==> flow/design.v <==
module mult2#(
   parameter WIDTH = 8
   )(
   input                    start_p,
   input      [WIDTH  -1:0] a    , 
   input      [WIDTH  -1:0] b    , 
   output reg               busy , 
   output reg [WIDTH*2-1:0] o    , 
   input                    clk  ,
   input                    rst_n
   );
   wire [WIDTH*2-1:0]no; 
   always@(posedge clk or negedge rst_n)begin
      if(!rst_n)        busy <= 1'b0;
      else if(start_p)  busy <= 1'b1;
      else if(busy)     busy <= 1'b0;
   end 
   assign no = {8'b0,a}*{8'b0,b};
   always@(posedge clk or negedge rst_n)begin
      if(!rst_n)     o <= {WIDTH*2{1'b0}};
      else if(busy)  o <= no;
   end 
endmodule  
From RTL to reports: mult2:

The steps from the RTL of mult2 to its reports follow in flow order.
Line numbers count from 1 in the design file above.
Library cell names are shortened.
The mark n/a stands for no value.

* design top: mult2
* clock: clk
* library: sky130hd
* library corner: tt_025C_1v80

Word-level counts:

Yosys after proc, flatten, opt, wreduce and memory -nomap, before mapping. Enables and synchronous resets that opt folds into registers are not counted as muxes. Memory bits, and registers merged into a memory's read port (data or address), are not among the register bits. Print and check cells are not counted. Equal cells are merged and count once.

* output and inout bits: 17
* bits of input ports: 19
* register bits after elaboration: 17
* word-level cells: 4

* mux-type cells: 1
* multiply operators: 1

Operator list (count)
* 8-bit by 8-bit multiplier with 16-bit output: 1
* 1-bit 2-to-1 mux: 1

Logic depth:

Yosys ltp: most cells in a row. Word level: on the elaborated netlist, between registers, memories and ports. Mapped: between sequential cells and ports; inverters and the memories' decode and read muxes count.

* word-level depth: 1
* ABC_AREA: 0
* depth in mapped cells: 15
* mapped depth without buffers: 15

Synthesis result:

Source: synth_stat.txt of the flow (Yosys; design flattened, memories mapped). It holds for the ABC_AREA given above (unset counts as 0); a run with the other value may have another netlist.

Cell types
* fa_1: count 36, area in all 720.691 µm²
* ha_1: count 36, area in all 450.432 µm²
* dfrtp_1: count 17, area in all 425.408 µm²
* and2_1: count 45, area in all 281.52 µm²
* inv_1: count 51, area in all 191.434 µm²
* mux2_2: count 10, area in all 112.608 µm²
* nand2_1: count 27, area in all 101.347 µm²
* xnor2_1: count 6, area in all 52.55 µm²
* a21oi_1: count 8, area in all 40.038 µm²
* o211ai_2: count 3, area in all 37.536 µm²
* a21o_1: count 4, area in all 30.029 µm²
* mux2i_1: count 3, area in all 30.029 µm²
* xor2_1: count 3, area in all 26.275 µm²
* o21ai_0: count 4, area in all 20.019 µm²
* a21oi_2: count 2, area in all 17.517 µm²
* o311ai_2: count 1, area in all 16.266 µm²
* mux2_4: count 1, area in all 15.014 µm²
* a211oi_2: count 1, area in all 12.512 µm²

Not listed: further types 18, cells in them 22.

* mapped flip-flops: 17
* buffers: 2
* standard cells after synthesis: 280
* synthesis area: 2716.4 µm²
* sequential part of the area: 425.4 µm²

Worst setup path after synthesis:

Source: OpenSTA report_checks on the synthesized netlist (no wires, ideal clock, input and output delay 20% of the period each), path of least setup slack; recovery checks are left aside. Register names are those of the netlist, which keeps one name where synthesis merged equal registers.

* path kind: input port to flip-flop
* start: input b[4]
* end: register o[14]
* setup time: 0.125 ns
* input delay: 1.166 ns
* delay of the path: 3.673 ns
* driving pins on the path: 15
* required time: 5.705 ns
* path slack: 0.991 ns
* period: 5.83 ns
* time at the first pin: 1.166 ns
* arrival time: 4.714 ns
* buffers on the path: 0
* synthesis period reached: 4.839 ns

"delay of the path" is the arrival time less input delay plus setup time.
"driving pins on the path" counts driving pins, that of a launching flip-flop among them; a cell with two outputs on the path counts twice.
"synthesis period reached" = period - worst setup slack (recovery checks aside). The figure is calculated, with input and output delays left at 20% of the set period.
The rows between start and end are the longest chain of elaborated cells between them; the timing report does not say that the signal goes this way. Where chains are equally long, one stands for them.
A line is the first line of the expression or statement that the cell stems from. Yosys adds cells for indexed reads and writes and turns some case tables into memories.

* cells stage by stage: and2_1 fa_1 inv_1 fa_1 inv_1 fa_1 inv_1 fa_1 inv_1 ha_1 a21oi_1 o211ai_2 a31oi_1 xnor2_1 mux2_4
* cells in the longest elaborated chain: 1
* elaborated cells on any way between the ends: 1
* RTL lines with such cells: 1
* those cells by class: mul (1)

Ends and longest elaborated chain, post-synthesis
* start: declaration: RTL line 6 `input      [WIDTH  -1:0] b    ,`
* 8-bit by 8-bit multiplier with 16-bit output: RTL line 18 `assign no = {8'b0,a}*{8'b0,b};`
* end: assignment: RTL line 20 `if(!rst_n)     o <= {WIDTH*2{1'b0}};`
* end: assignment: RTL line 21 `else if(busy)  o <= no;`
* end: declaration: RTL line 8 `output reg [WIDTH*2-1:0] o    ,`

Path in the finished layout:

Path of least setup slack in the final report of entry A (OpenROAD, finished layout, wires in). Where an end is a register, its clock arrival counts in the times.

* path kind: input port to flip-flop
* start: input b[4]
* end: register o[14]
* time at the first pin: 1.12 ns
* path slack: 0.28 ns
* setup time: 0.11 ns
* buffers on the path: 1
* period: 5.59 ns
* driving pins on the path: 16
* required time: 5.73 ns
* arrival time: 5.45 ns
* input delay: 1.12 ns

The rows between start and end are the longest chain of elaborated cells between them; the timing report does not say that the signal goes this way. Where chains are equally long, one stands for them.

* cells stage by stage: clkdlybuf4s50_1 and2_1 fa_1 inv_1 fa_1 inv_1 fa_1 inv_1 fa_1 inv_1 ha_1 a21oi_1 o211ai_2 a31oi_1 xnor2_1 mux2_4
* cells in the longest elaborated chain: 1
* elaborated cells on any way between the ends: 1
* RTL lines with such cells: 1
* those cells by class: mul (1)

Ends and longest elaborated chain, after layout
* start: declaration: RTL line 6 `input      [WIDTH  -1:0] b    ,`
* 8-bit by 8-bit multiplier with 16-bit output: RTL line 18 `assign no = {8'b0,a}*{8'b0,b};`
* end: assignment: RTL line 20 `if(!rst_n)     o <= {WIDTH*2{1'b0}};`
* end: assignment: RTL line 21 `else if(busy)  o <= no;`
* end: declaration: RTL line 8 `output reg [WIDTH*2-1:0] o    ,`

==> results <==
Stored flow runs of mult2 (2 of them; Yosys, OpenROAD, sky130hd). They differ in their settings and are not a sequence. Constraints: input delay and output delay 20% of the set period each, output load 0.01 pF.
"period reached" = clock period - worst setup slack. The figure is calculated, with input and output delays left at 20% of the set period.
"allowed time less slack (worst setup path)" = time allowed to the worst setup path (clock period - input delay - output delay, where it has them) - its slack; a late launch clock adds to it, a late capture clock takes from it.
"overall power" is the tool's figure for a default switching activity; nothing was simulated.

### Entry A

==> flow/run.sh <==
#!/bin/bash
# the make line also repeats the synthesis and layout settings of config.mk as NAME=value (left out here)
make -C /OpenROAD-flow-scripts/flow DESIGN_CONFIG=/design/flow/config.mk WORK_HOME=/design/flow/orfs CLKGATE_MAP_FILE= finish
==> flow/config.mk <==
export PLATFORM = sky130hd
export DESIGN_NAME = mult2
export DESIGN_NICKNAME = mult2
export VERILOG_FILES = /design/flow/design.v
export SDC_FILE = /design/flow/constraint.sdc
export NUM_CORES = 4
export LEC_CHECK = 0
export CAP_MARGIN = 20
export CELL_PAD_IN_SITES_GLOBAL_PLACEMENT = 1
export CORE_ASPECT_RATIO = 0.71
export CORE_MARGIN = 2
export CORE_UTILIZATION = 40
export CTS_CLUSTER_SIZE = 66
export SETUP_SLACK_MARGIN = -0.01
export SLEW_MARGIN = 20
export TNS_END_PERCENT = 20
==> flow/constraint.sdc <==
create_clock -name core_clock -period 5.59 [get_ports {clk}]
set_input_delay 1.1180 -clock core_clock [delete_from_list [all_inputs] [get_ports {clk}]]
set_output_delay 1.1180 -clock core_clock [all_outputs]
set_load 0.01 [all_outputs]

Results of entry A:
- Sum of negative setup slack: 0.000 ns
- Period reached: 5.312 ns
- Die size: 7475.7 µm²
- Allowed time less slack (worst setup path): 4.19 ns
- Critical path kind: input port to flip-flop
- Overall power: 1.079 mW
- Chip area in the Yosys report: 2716.4 µm²
- Standard-cell area after routing: 3325.7 µm²
- Worst slack on setup checks: 0.278 ns

### Entry B

==> flow/run.sh <==
#!/bin/bash
# the make line also repeats the synthesis and layout settings of config.mk as NAME=value (left out here)
make -C /OpenROAD-flow-scripts/flow DESIGN_CONFIG=/design/flow/config.mk WORK_HOME=/design/flow/orfs CLKGATE_MAP_FILE= finish
==> flow/config.mk <==
export PLATFORM = sky130hd
export DESIGN_NAME = mult2
export DESIGN_NICKNAME = mult2
export VERILOG_FILES = /design/flow/design.v
export SDC_FILE = /design/flow/constraint.sdc
export NUM_CORES = 4
export LEC_CHECK = 0
export ABC_AREA = 0
export CAP_MARGIN = 15
export CELL_PAD_IN_SITES_DETAIL_PLACEMENT = 2
export CELL_PAD_IN_SITES_GLOBAL_PLACEMENT = 0
export CORE_MARGIN = 4
export CORE_UTILIZATION = 19
export CTS_CLUSTER_SIZE = 26
export MIN_ROUTING_LAYER = met1
export PLACE_DENSITY = 0.53
export SLEW_MARGIN = 20
==> flow/constraint.sdc <==
create_clock -name core_clock -period 3.31 [get_ports {clk}]
set_input_delay 0.6620 -clock core_clock [delete_from_list [all_inputs] [get_ports {clk}]]
set_output_delay 0.6620 -clock core_clock [all_outputs]
set_load 0.01 [all_outputs]

Results of entry B:
- Sum of negative setup slack: -8.221 ns
- Period reached: 4.193 ns
- Die size: 16274.1 µm²
- Allowed time less slack (worst setup path): 3.53 ns
- Critical path kind: input port to flip-flop
- Overall power: 2.791 mW
- Chip area in the Yosys report: 2716.4 µm²
- Standard-cell area after routing: 3988.8 µm²
- Worst slack on setup checks: -0.883 ns
